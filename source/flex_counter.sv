==> flow/design.v <==
`timescale 1ns/10ps
module flex_counter
  #(
    parameter NUM_CNT_BITS = 4
    )
  (
   input wire 			   clk,
   input wire 			   n_rst,
   input wire 			   clear,
   input wire 			   count_enable,
   input wire [(NUM_CNT_BITS-1):0] rollover_val,
   output reg [(NUM_CNT_BITS-1):0] count_out,
   output reg 			   rollover_flag
   );
   reg [(NUM_CNT_BITS-1):0] temp_count_out;
   reg 			    temp_rollover_flag;
   always_ff @ (posedge clk, negedge n_rst)
     begin
	if (n_rst == 1'b0)  
	  begin
	     count_out <= '0;
	     rollover_flag <= 1'b0;
	  end
	else
	  begin
	     count_out <= temp_count_out;
	     rollover_flag <= temp_rollover_flag;
	  end
     end  
   always_comb
     begin
	temp_count_out = count_out;
	if (clear == 1'b1)
	  begin
	     temp_count_out = '0;
	  end
	else
	  begin
	     if (count_enable == 1'b1)
	       begin
		  temp_count_out = temp_count_out + 1'b1;
		  if (temp_count_out > rollover_val)
		    begin
		       temp_count_out = 1'b1;
		    end
	       end
	  end  
     end  
   always_comb
     begin
	temp_rollover_flag = rollover_flag;
	if (clear == 1'b1)
	  begin
	     temp_rollover_flag = 1'b0;
	  end
	else
	  begin
	     if (temp_count_out == rollover_val)
	       begin
		  temp_rollover_flag = 1'b1;
	       end
	     else
	       begin
		  temp_rollover_flag = 1'b0;
	       end
	  end  
     end  
endmodule  
Tool chain data of flex_counter
The steps from the RTL of flex_counter to its reports follow in flow order.
Line numbers count from 1 in the design file above.
Operators: Yosys type, input widths -> output width; for muxes data width and select width s.
Cell names lack the library's common part.
{"block": "setup", "top": "flex_counter", "clock": "clk", "lib": "sky130hd", "lib_corner": "tt_025C_1v80"}

Word level
Counts by Yosys on the flattened word-level netlist (proc, flatten, opt, wreduce; memories kept). Register bits leave out memories and registers merged into their read ports (data or address); mux counts leave out enables and synchronous resets folded into registers. Print and check cells are left out. Cells with the same type and inputs are merged into one.
{"block": "bits", "register_bits": 5, "inputBits": 8, "out_inout_bits": 5, "elab_cells": 10}
{"block": "op_classes", "addsub": 1, "n_cmp": 1, "n_eq": 1, "mux": 5}
{"block": "ops", "cell": "$mux 4", "count": 3}
{"block": "ops", "cell": "$add 4x1->4 const B", "count": 1}
{"block": "ops", "cell": "$gt 4x4->1", "count": 1}
{"block": "ops", "cell": "$eq 4x4->1", "count": 1}
{"block": "ops", "cell": "$mux 1", "count": 2}

Depth
Yosys ltp: most cells in a row. Word level: on the elaborated netlist, between registers, memories and ports. Mapped: between sequential cells and ports; inverters and the memories' decode and read muxes count.
{"block": "logic_depth", "ltp_word": 8, "abc_area": 0, "mapped_depth": 9}

Netlist
Source: synth_stat.txt of the flow (Yosys; design flattened, memories mapped). It holds for the ABC_AREA given above (unset counts as 0); a run with the other value may have another netlist.
{"block": "mapped", "mapped_cells": 68, "synth_area_um2": 598.1, "sequential_area_um2": 125.1, "ffs": 5}
{"block": "by_type", "type": "dfrtp_1", "count": 5}
{"block": "by_type", "type": "ha_1", "count": 5}
{"block": "by_type", "type": "inv_1", "count": 8}
{"block": "by_type", "type": "a2111oi_4", "count": 1}
{"block": "by_type", "type": "xnor2_1", "count": 3}
{"block": "by_type", "type": "nor3_1", "count": 4}
{"block": "by_type", "type": "o21ai_0", "count": 4}
{"block": "by_type", "type": "xor2_1", "count": 2}
{"block": "by_type", "type": "a41oi_2", "count": 1}
{"block": "by_type", "type": "nand3_1", "count": 3}
{"block": "by_type", "type": "nor2_1", "count": 4}
{"block": "by_type", "type": "o221ai_2", "count": 1}
{"block": "by_type", "type": "nor2b_4", "count": 1}
{"block": "by_type", "type": "nand4_1", "count": 2}
{"block": "by_type", "type": "nor4_2", "count": 1}
{"block": "by_type", "type": "o31ai_2", "count": 1}
{"block": "by_type", "type": "a21boi_2", "count": 1}
{"block": "by_type", "type": "buf_6", "count": 1}
Not listed: further types 16, cells in them 20.

Path before layout
OpenSTA on the mapped netlist: ideal clock, no wires. The path of least setup slack (recovery checks aside). Input and output delay are each 20% of the period. Register names are those of the netlist, which keeps one name where synthesis merged equal registers.
{"block": "synth_path", "path_type": "register -> register", "from": "register count_out[0]", "to": "register rollover_flag", "tclk_ps": 2690, "setup_time_ps": 127, "t_arrival_ps": 2129, "slack_ps": 434, "delay_ps": 2256, "path_stages": 8, "synth_period_reached_ps": 2256}
"delay_ps" = arrival - input delay + setup time.
"path_stages" counts driving pins, that of a launching flip-flop among them; a cell with two outputs on the path counts twice.
"synth_period_reached_ps" is the clock period less the worst setup slack; recovery checks do not enter. This is arithmetic on one report: input and output delays are still those of the set period (20% each).
The rows between start and end are the longest chain of elaborated cells between them; the timing report does not say that the signal goes this way. Where chains are equally long, one stands for them.
Each line given opens the expression or statement behind the cell; cells for indexed reads and writes are added by Yosys, which also makes memories of some case tables.
{"block": "synth_between", "cell_sequence": "dfrtp_1 > ha_1 > ha_1 > nor2b_4 > o31ai_2 > a21boi_2 > a2111oi_4 > nor4_2", "elab_chain_len": 8}
{"block": "synth_lines", "element": "from (decl)", "line_no": 12, "source": "output reg [(NUM_CNT_BITS-1):0] count_out,"}
{"block": "synth_lines", "element": "from (assign)", "line_no": 21, "source": "count_out <= '0;"}
{"block": "synth_lines", "element": "from (assign)", "line_no": 26, "source": "count_out <= temp_count_out;"}
{"block": "synth_lines", "element": "$add 4x1->4", "line_no": 41, "source": "temp_count_out = temp_count_out + 1'b1;"}
{"block": "synth_lines", "element": "$gt 4x4->1", "line_no": 42, "source": "if (temp_count_out > rollover_val)"}
{"block": "synth_lines", "element": "$mux 4", "line_no": 42}
{"block": "synth_lines", "element": "$mux 4", "line_no": 39, "source": "if (count_enable == 1'b1)"}
{"block": "synth_lines", "element": "$mux 4", "line_no": 33, "source": "if (clear == 1'b1)"}
{"block": "synth_lines", "element": "$eq 4x4->1", "line_no": 58, "source": "if (temp_count_out == rollover_val)"}
{"block": "synth_lines", "element": "$mux 1", "line_no": 58}
{"block": "synth_lines", "element": "$mux 1", "line_no": 52, "source": "if (clear == 1'b1)"}
{"block": "synth_lines", "element": "to (assign)", "line_no": 22, "source": "rollover_flag <= 1'b0;"}
{"block": "synth_lines", "element": "to (assign)", "line_no": 27, "source": "rollover_flag <= temp_rollover_flag;"}
{"block": "synth_lines", "element": "to (decl)", "line_no": 13, "source": "output reg rollover_flag"}

Timing after layout
Path of least setup slack in the final report of run 2 (OpenROAD, finished layout, wires in). Where an end is a register, its clock arrival counts in the times.
The path's times are printed in steps of 10 ps; the period is the one set.
{"block": "layout_path", "path_type": "register -> register", "from": "register count_out[0]", "to": "register count_out[2]", "tclk_ps": 2560, "setup_time_ps": 120, "t_arrival_ps": 2460, "slack_ps": 220, "path_stages": 10}
The rows between start and end are the longest chain of elaborated cells between them; the timing report does not say that the signal goes this way. Where chains are equally long, one stands for them.
{"block": "layout_between", "cell_sequence": "dfrtp_1 > ha_1 > xor2_1 > ha_1 > o21a_1 > o31ai_2 > buf_4 > a21boi_2 > nor2_1 > o31a_1", "elab_chain_len": 5}
{"block": "layout_lines", "element": "from (decl)", "line_no": 12, "source": "output reg [(NUM_CNT_BITS-1):0] count_out,"}
{"block": "layout_lines", "element": "from (assign)", "line_no": 21, "source": "count_out <= '0;"}
{"block": "layout_lines", "element": "from (assign)", "line_no": 26, "source": "count_out <= temp_count_out;"}
{"block": "layout_lines", "element": "$add 4x1->4", "line_no": 41, "source": "temp_count_out = temp_count_out + 1'b1;"}
{"block": "layout_lines", "element": "$gt 4x4->1", "line_no": 42, "source": "if (temp_count_out > rollover_val)"}
{"block": "layout_lines", "element": "$mux 4", "line_no": 42}
{"block": "layout_lines", "element": "$mux 4", "line_no": 39, "source": "if (count_enable == 1'b1)"}
{"block": "layout_lines", "element": "$mux 4", "line_no": 33, "source": "if (clear == 1'b1)"}
{"block": "layout_lines", "element": "to (assign)", "line_no": 21}
{"block": "layout_lines", "element": "to (assign)", "line_no": 26}
{"block": "layout_lines", "element": "to (decl)", "line_no": 12}

Subject: flex_counter on sky130hd, stored results

Hello all,

Stored flow runs of flex_counter (2 of them; Yosys, OpenROAD, sky130hd). They differ in their settings and are not a sequence. Constraints: input delay and output delay 20% of the set period each, output load 0.01 pF.
"period_less_ws_ps" = clock period - worst setup slack. The figure is calculated, with input and output delays left at 20% of the set period.
"worst_setup_path_time_ps" is the time allowed to the run's worst setup path (the clock period less input and output delay, where it has them) less its slack. Clock arrival times count: a late capture clock shortens it, a late launch clock lengthens it.
"worst_setup_path_time_ps" is given in steps of 10 ps.

Run 1
==> flow/run.sh <==
#!/bin/bash
# the make line also repeats the synthesis and layout settings of config.mk as NAME=value (left out here)
make -C /OpenROAD-flow-scripts/flow DESIGN_CONFIG=/design/flow/config.mk WORK_HOME=/design/flow/orfs CLKGATE_MAP_FILE= finish
==> flow/config.mk <==
export PLATFORM = sky130hd
export DESIGN_NAME = flex_counter
export DESIGN_NICKNAME = flex_counter
export VERILOG_FILES = /design/flow/design.v
export SDC_FILE = /design/flow/constraint.sdc
export NUM_CORES = 4
export LEC_CHECK = 0
export ABC_AREA = 0
export CAP_MARGIN = 20
export CELL_PAD_IN_SITES_GLOBAL_PLACEMENT = 3
export CORE_MARGIN = 2
export CORE_UTILIZATION = 52
export CTS_CLUSTER_DIAMETER = 194
export GPL_ROUTABILITY_DRIVEN = 0
export MAX_ROUTING_LAYER = met5
export MIN_ROUTING_LAYER = met2
export PLACE_DENSITY_LB_ADDON = 0.29
export SLEW_MARGIN = 30
==> flow/constraint.sdc <==
create_clock -name core_clock -period 2.42 [get_ports {clk}]
set_input_delay 0.4840 -clock core_clock [delete_from_list [all_inputs] [get_ports {clk}]]
set_output_delay 0.4840 -clock core_clock [all_outputs]
set_load 0.01 [all_outputs]

==> results of run 1, as JSON <==
{
  "outcome": "no results, placement failed with FLW-0024"
}

Run 2
==> flow/run.sh <==
#!/bin/bash
# the make line also repeats the synthesis and layout settings of config.mk as NAME=value (left out here)
make -C /OpenROAD-flow-scripts/flow DESIGN_CONFIG=/design/flow/config.mk WORK_HOME=/design/flow/orfs CLKGATE_MAP_FILE= finish
==> flow/config.mk <==
export PLATFORM = sky130hd
export DESIGN_NAME = flex_counter
export DESIGN_NICKNAME = flex_counter
export VERILOG_FILES = /design/flow/design.v
export SDC_FILE = /design/flow/constraint.sdc
export NUM_CORES = 4
export LEC_CHECK = 0
export CAP_MARGIN = 15
export CELL_PAD_IN_SITES_GLOBAL_PLACEMENT = 1
export CORE_MARGIN = 2
export CORE_UTILIZATION = 36
export CTS_CLUSTER_DIAMETER = 382
export HOLD_SLACK_MARGIN = 0.18
export MIN_ROUTING_LAYER = met2
export SETUP_SLACK_MARGIN = 0.01
export SLEW_MARGIN = 0
==> flow/constraint.sdc <==
create_clock -name core_clock -period 2.56 [get_ports {clk}]
set_input_delay 0.5120 -clock core_clock [delete_from_list [all_inputs] [get_ports {clk}]]
set_output_delay 0.5120 -clock core_clock [all_outputs]
set_load 0.01 [all_outputs]

==> results of run 2, as JSON <==
{
  "final_util_pct": 52.0,
  "timing.setup.ws_ps": 222,
  "period_less_ws_ps": 2338,
  "worst_setup_path_time_ps": 2340,
  "path_kind": "register -> register",
  "tns_setup_ps": 0,
  "die_um2": 2003.5,
  "synthArea_um2": 598.1
}

Thanks
